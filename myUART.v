==> flow/design.v <==
module myUART(rst, clk, st_tx, DataOUT, rxd, DataIn,rdy_Rx, rdy_Tx, txd); 
	input rst; 
	input clk;
	input st_tx;
	input [7:0]DataOUT;
	input rxd;
	output [7:0]DataIn;
	output rdy_Rx;
	output rdy_Tx;
	output txd;
	myUART_TX transmisor(rst, clk, st_tx, DataOUT, rdy_Tx, txd);
	myUART_RX receptor(rst, clk, DataIn, rdy_Rx, rxd);
endmodule
module myUART_RX(rst, clk, Data, rdy, rxd); 
	input rst, clk, rxd;
	output rdy;
	output [7:0]Data;
	reg [8:0]trama;
	wire opR, rst_synR, ecnt217, syn, ecntBaud, carryB, carry, ecntData;
	reg [11:0]cnt217;
	reg [12:0]cntBaud;
	reg [3:0]cntData;
	always @(negedge rst, posedge clk)  
		if(~rst) trama <= 0;
		else if(opR) trama <= {rxd, trama[8:1]};
	always @(negedge rst, posedge clk)  
		if(~rst) cnt217 <= 0;
		else if(syn) cnt217 <= 0;
		else if (ecnt217) cnt217 <= cnt217 + 1'b1;
	assign syn = (cnt217 == 2604)? 1'b1 : 1'b0;
	always @(negedge rst, posedge clk)  
		if(~rst) cntBaud <= 0;
		else if(carryB) cntBaud <= 0;
		else if (ecntBaud)cntBaud <= cntBaud + 1'b1;
	assign carryB = (cntBaud == 5208)? 1'b1 : 1'b0;
	always @(negedge rst, posedge clk)  
		if(~rst) cntData <= 0;
		else if(carry) cntData <= 0;
		else if (opR)cntData <= cntData + 1'b1;
	assign carry = (cntData == 9)? 1'b1 : 1'b0;
	assign Data = trama[7:0];
	reg [2:0] nxtSt;
	reg [2:0] currSt;
	always @* begin 
		nxtSt = currSt;    
		case(currSt)
			0:
			   if (~rxd)
					nxtSt = 1;
			1:	
			   if (syn)
					nxtSt = 2;
			2:
				if(carryB)
					nxtSt = 3;
				else if(carry)
					nxtSt = 4;
			3:
				nxtSt = 2;
			4: 
				if (carryB)
					nxtSt = 5;
			5:
				if (rxd)  
					nxtSt = 6;
			6:	
				nxtSt = 0;
		endcase   
	end
	always @(negedge rst, posedge clk) begin
		if (~rst) begin
			currSt <= 0;
		end
		else begin
			currSt <= nxtSt;
		end
	end
	assign opR = (currSt == 3) ? 1'b1 : 1'b0;
	assign ecnt217 = (currSt == 1) ? 1'b1 : 1'b0;
	assign ecntBaud = (currSt == 2 || currSt == 3 || currSt == 4 || currSt == 5) ? 1'b1 : 1'b0;
	assign rdy = (currSt == 6) ? 1'b1 : 1'b0;  
endmodule
module myUART_TX(rst, clk, st_tx, Data, rdy, txd);
	input rst; 
	input clk;
	input st_tx;
	input [7:0]Data;
	output rdy;
	output reg txd;
	wire rst_syn, e, opR;
	reg [12:0]cntBaud;
	wire carryB;
	always @(negedge rst, posedge clk) 
		if(~rst) cntBaud <= 0;
		else if(carryB | opR) cntBaud <= 0;
		else cntBaud <= cntBaud + 1'b1;
	assign carryB = (cntBaud == 5208)? 1'b1 : 1'b0;
	reg [3:0]sel;
	wire carryMux;
	always @(negedge rst, posedge clk)
		if(~rst) sel <= 0;
		else if(rst_syn) sel <= 0;
		else if(e) sel <= sel + 1'b1;
	assign carryMux = (sel == 10)? 1'b1 : 1'b0;  
	reg [7:0]DataR;
	always @(sel,DataR) begin  
		case(sel)
			0: txd = 1;  
			1: txd = 0;  
			2: txd = DataR[0];  
			3: txd = DataR[1];
			4: txd = DataR[2];
			5: txd = DataR[3];
			6: txd = DataR[4];
			7: txd = DataR[5];
			8: txd = DataR[6];
			9: txd = DataR[7];  
			default: txd = 1;  
		endcase
	end
	always @(negedge rst, posedge clk)  
		if(~rst) DataR <= 0;
		else if(opR) DataR <= Data;
	reg [1:0] nxtSt;
	reg [1:0] currSt;
	always @* begin 
		nxtSt = currSt;    
		case(currSt)
			0:
				if (~st_tx)
					nxtSt = 1;
			1:	
			   if (~carryMux)
					nxtSt = 2;
				else
					nxtSt = 3;
			2:
				if(carryB)
					nxtSt = 1;
			default:	
				nxtSt = 0;
		endcase   
	end
	always @(negedge rst, posedge clk) begin
		if (~rst) begin
			currSt <= 0;
		end
		else begin
			currSt <= nxtSt;
		end
	end
	assign rst_syn = (currSt == 3) ? 1'b1 : 1'b0;
	assign opR = (currSt == 0) ? 1'b1 : 1'b0;
	assign e = (currSt == 1) ? 1'b1 : 1'b0;
	assign rdy = rst_syn;
endmodule
Tool chain data of myUART
The steps from the RTL of myUART to its reports follow in flow order.
Lines are those of the file above, counted from 1.
Operators carry their Yosys type and port widths (W data, S select, Z words).
Cell names lack the library's common part.
{ "design": {"design": "myUART", "clk_port": "clk", "lib": "sky130hd", "corner": "tt_025C_1v80"} }

After elaboration
Source: Yosys, flattened and elaborated, memories not mapped. Widths are those after wreduce. Registers that Yosys merges into a memory's read port (data or address) are not register bits. Print and check cells do not count. Equal cells are merged and count once.
{ "classes": {"n_eq": 30, "n_logic": 1, "add_sub_neg": 5, "n_mux": 33, "n_reduce_logical": 12} }
{ "op_table": {"columns": ["cell", "n"], "rows": [
  ["$mux W13", 3],
  ["$add A13 B1 Y13 const B", 2],
  ["$eq A13 B13 Y1 const B", 2],
  ["$mux W12", 2],
  ["$pmux W3 S7", 1],
  ["$mux W3", 6],
  ["$eq A4 B3 Y1 const B", 4],
  ["$eq A4 B4 Y1 const B", 4],
  ["$mux W4", 4],
  ["$mux W1", 13],
  ["$add A12 B1 Y12 const B", 1],
  ["$eq A12 B12 Y1 const B", 1],
  ["$eq A3 B3 Y1 const B", 3],
  ["$pmux W1 S9", 1],
  ["$reduce_bool A2 Y1", 4],
  ["$add A4 B1 Y4 const B", 2],
  ["$eq A4 B2 Y1 const B", 2],
  ["$reduce_bool A7 Y1", 1],
  ["$ne A2 B1 Y1 const B", 3],
  ["$ne A2 B2 Y1 const B", 3],
  ["$eq A3 B2 Y1 const B", 2],
  ["$reduce_and A6 Y1", 1],
  ["$pmux W2 S3", 1],
  ["$eq A2 B2 Y1 const B", 2],
  ["$eq A4 B1 Y1 const B", 1],
  ["$mux W2", 2],
  ["$logic_or A1 B1 Y1", 3],
  ["$eq A3 B1 Y1 const B", 1]
]} }
Other operator kinds: 6; their cells: 6.
{ "bits": {"ff_bits": 68, "wordCells": 90, "in_bits": 12, "out_inout_bits": 11} }

Longest topological paths
Longest topological path by Yosys (ltp), each cell counted once; first at word level (registers and memories cut), then after technology mapping (sequential cells cut; the memories' decode and read muxes count).
{ "depth": {"depth_word": 7, "abc_area": 0, "mapped_depth": 7} }

After synthesis
Yosys stat after the flow's synthesis: flattened, memories mapped to cells. It holds for the ABC_AREA given above (unset counts as 0); a run with the other value may have another netlist.
{ "synth_totals": {"stdcells": 323, "n_buf": 15, "flip_flops": 74, "seqArea_um2": 1854.3, "area_um2": 3478.3} }
{ "types": {"columns": ["cell", "n"], "rows": [
  ["dfrtp_1", 72],
  ["mux2_2", 18],
  ["xnor2_1", 21],
  ["nor2_1", 44],
  ["ha_1", 10],
  ["xor2_1", 13],
  ["nand4_1", 13],
  ["inv_1", 20],
  ["nand2_1", 19],
  ["buf_4", 8],
  ["dfstp_2", 2],
  ["nand3_1", 10],
  ["nor3_1", 10],
  ["o21ai_0", 10],
  ["nor3b_1", 5],
  ["nor4_1", 4],
  ["a21o_1", 3],
  ["clkbuf_1", 6]
]} }
Not listed: further types 24, cells in them 35.
The figures by module come from a second, unflattened synthesis with its own total; it is not the netlist above.
{ "unflattened": {"cells_unflattened": 328, "hier_area_um2": 3575.9} }
Rows give one instance, submodules left out.
{ "modules": {"columns": ["module", "mod_area_um2", "seq_area_um2", "n_cells", "instances"], "rows": [
  ["myUART_RX", 2165.8, 1127.3, 200, 1],
  ["myUART_TX", 1410.1, 726.9, 128, 1],
  ["myUART", 0.0, 0.0, 0, 1]
]} }

Timing after synthesis
Source: OpenSTA report_checks on the synthesized netlist (no wires, ideal clock, input and output delay 20% of the period each), path of least setup slack; recovery checks are left aside. Register names are those of the netlist, which keeps one name where synthesis merged equal registers.
{ "synth_timing": {"path_type": "register -> output", "startpoint": "register transmisor.sel[0]", "endpoint": "output port txd", "path_slack_ns": 0.824, "arrival_ns": 1.344, "n_path_buf": 0, "path_stages": 7, "required_time_ns": 2.168, "path_delay_ns": 1.344, "t_first_pin_ns": 0.000, "tclk_ns": 2.71, "period_less_setup_slack_ns": 1.886} }
"path_delay_ns" = arrival - input delay + setup time.
A path that ends at an output port has no setup time.
"path_stages": output pins that drive a net of the path, with the launching flip-flop's if there is one; two outputs of one cell count as two.
"period_less_setup_slack_ns" is the clock period less the worst setup slack; recovery checks do not enter. This is arithmetic on one report: input and output delays are still those of the set period (20% each).
The rows between start and end are the longest chain of elaborated cells between them; the timing report does not say that the signal goes this way. Where chains are equally long, one stands for them.
A line is the first line of the expression or statement that the cell stems from. Yosys adds cells for indexed reads and writes and turns some case tables into memories.
A register here has more assigning lines than the two given.
{ "synth_via": {"cell_sequence": "dfrtp_1 inv_1 ha_1 a222oi_1 a311oi_1 a21oi_1 o21ai_0", "elab_chain_len": 2} }
{ "synth_lines": {"columns": ["item", "line", "source"], "rows": [
  ["start, declared", 98, "reg [3:0]sel;"],
  ["start, assigned", 101, "if(~rst) sel <= 0;"],
  ["start, assigned", 103, "else if(e) sel <= sel + 1'b1;"],
  ["$eq A4 B4 Y1", 107, "case(sel)"],
  ["$pmux W1 S9", 107, null],
  ["end, declared", 10, "output txd;"]
]} }

Timing after layout
Path of least setup slack in the final report of run 1 (OpenROAD, finished layout, wires in). Where an end is a register, its clock arrival counts in the times.
{ "layout_timing": {"path_type": "register -> output", "startpoint": "register transmisor.sel[1]", "endpoint": "output port txd", "t_first_pin_ns": 0.36, "tclk_ns": 2.5, "path_stages": 9, "required_time_ns": 2.00, "arrival_ns": 2.20, "n_path_buf": 3, "path_slack_ns": -0.20} }
The rows between start and end are the longest chain of elaborated cells between them; the timing report does not say that the signal goes this way. Where chains are equally long, one stands for them.
A register here has more assigning lines than the two given.
{ "layout_via": {"cell_sequence": "dfrtp_2 inv_4 ha_4 buf_4 buf_4 a221o_1 a21oi_1 o21ai_2 buf_2", "elab_chain_len": 2} }
{ "layout_lines": {"columns": ["item", "line", "source"], "rows": [
  ["start, declared", 98, "reg [3:0]sel;"],
  ["start, assigned", 101, "if(~rst) sel <= 0;"],
  ["start, assigned", 103, "else if(e) sel <= sel + 1'b1;"],
  ["$eq A4 B4 Y1", 107, "case(sel)"],
  ["$pmux W1 S9", 107, null],
  ["end, declared", 10, "output txd;"]
]} }

Wiki page: myUART / flow data

Measured results for myUART: 2 stored runs of the Yosys and OpenROAD flow on sky130hd. The settings differ; the order carries no meaning. The constraints put input and output delay at 20% of the set period each and load the outputs with 0.01 pF.
"achieved_period_ns" is the run's clock period less its worst setup slack. It is reckoned from that one timing run; input and output delays stay at 20% of the period that was set.
"timing.worst_path_ns" means the part of the period allowed to the worst setup path (the constraints hold back 20% at inputs and 20% at outputs) less its slack; where the path has registers, the arrival times of their clocks count too.
"totalPower_w": no workload was simulated; the value follows from the tool's default switching activity.
[
  {
    "run": "run 1",
    "settings": { "period_ns": 2.5, "CORE_UTILIZATION": 50, "SETUP_SLACK_MARGIN": 0.08, "PLACE_DENSITY_LB_ADDON": 0.27, "CELL_PAD_IN_SITES_GLOBAL_PLACEMENT": 2, "CELL_PAD_IN_SITES_DETAIL_PLACEMENT": 2, "CTS_CLUSTER_SIZE": 52, "CAP_MARGIN": 40, "MAX_ROUTING_LAYER": "met4", "CORE_MARGIN": 2, "SLEW_MARGIN": 20 },
    "results": { "timing.worst_path_ns": 2.20, "worst_path_kind": "register -> output", "setup_ws_ns": -0.201, "util_pct": 60.5, "die_footprint_um2": 7639.6, "synthArea_um2": 3478.3, "totalPower_w": 0.002414, "achieved_period_ns": 2.701 }
  },
  {
    "run": "run 2",
    "settings": { "period_ns": 2.15, "CORE_UTILIZATION": 51, "PLACE_DENSITY": 0.72, "HOLD_SLACK_MARGIN": -0.05, "CORE_ASPECT_RATIO": 0.58, "CORE_MARGIN": 4, "CELL_PAD_IN_SITES_GLOBAL_PLACEMENT": 2, "TNS_END_PERCENT": 55, "GPL_TIMING_DRIVEN": 1, "GPL_ROUTABILITY_DRIVEN": 1, "CTS_CLUSTER_SIZE": 45, "CAP_MARGIN": 15, "SLEW_MARGIN": 20 },
    "results": { "timing.worst_path_ns": 1.76, "worst_path_kind": "register -> output", "setup_ws_ns": -0.042, "util_pct": 64.2, "die_footprint_um2": 8255.0, "synthArea_um2": 3478.3, "totalPower_w": 0.003058, "achieved_period_ns": 2.192 }
  }
]
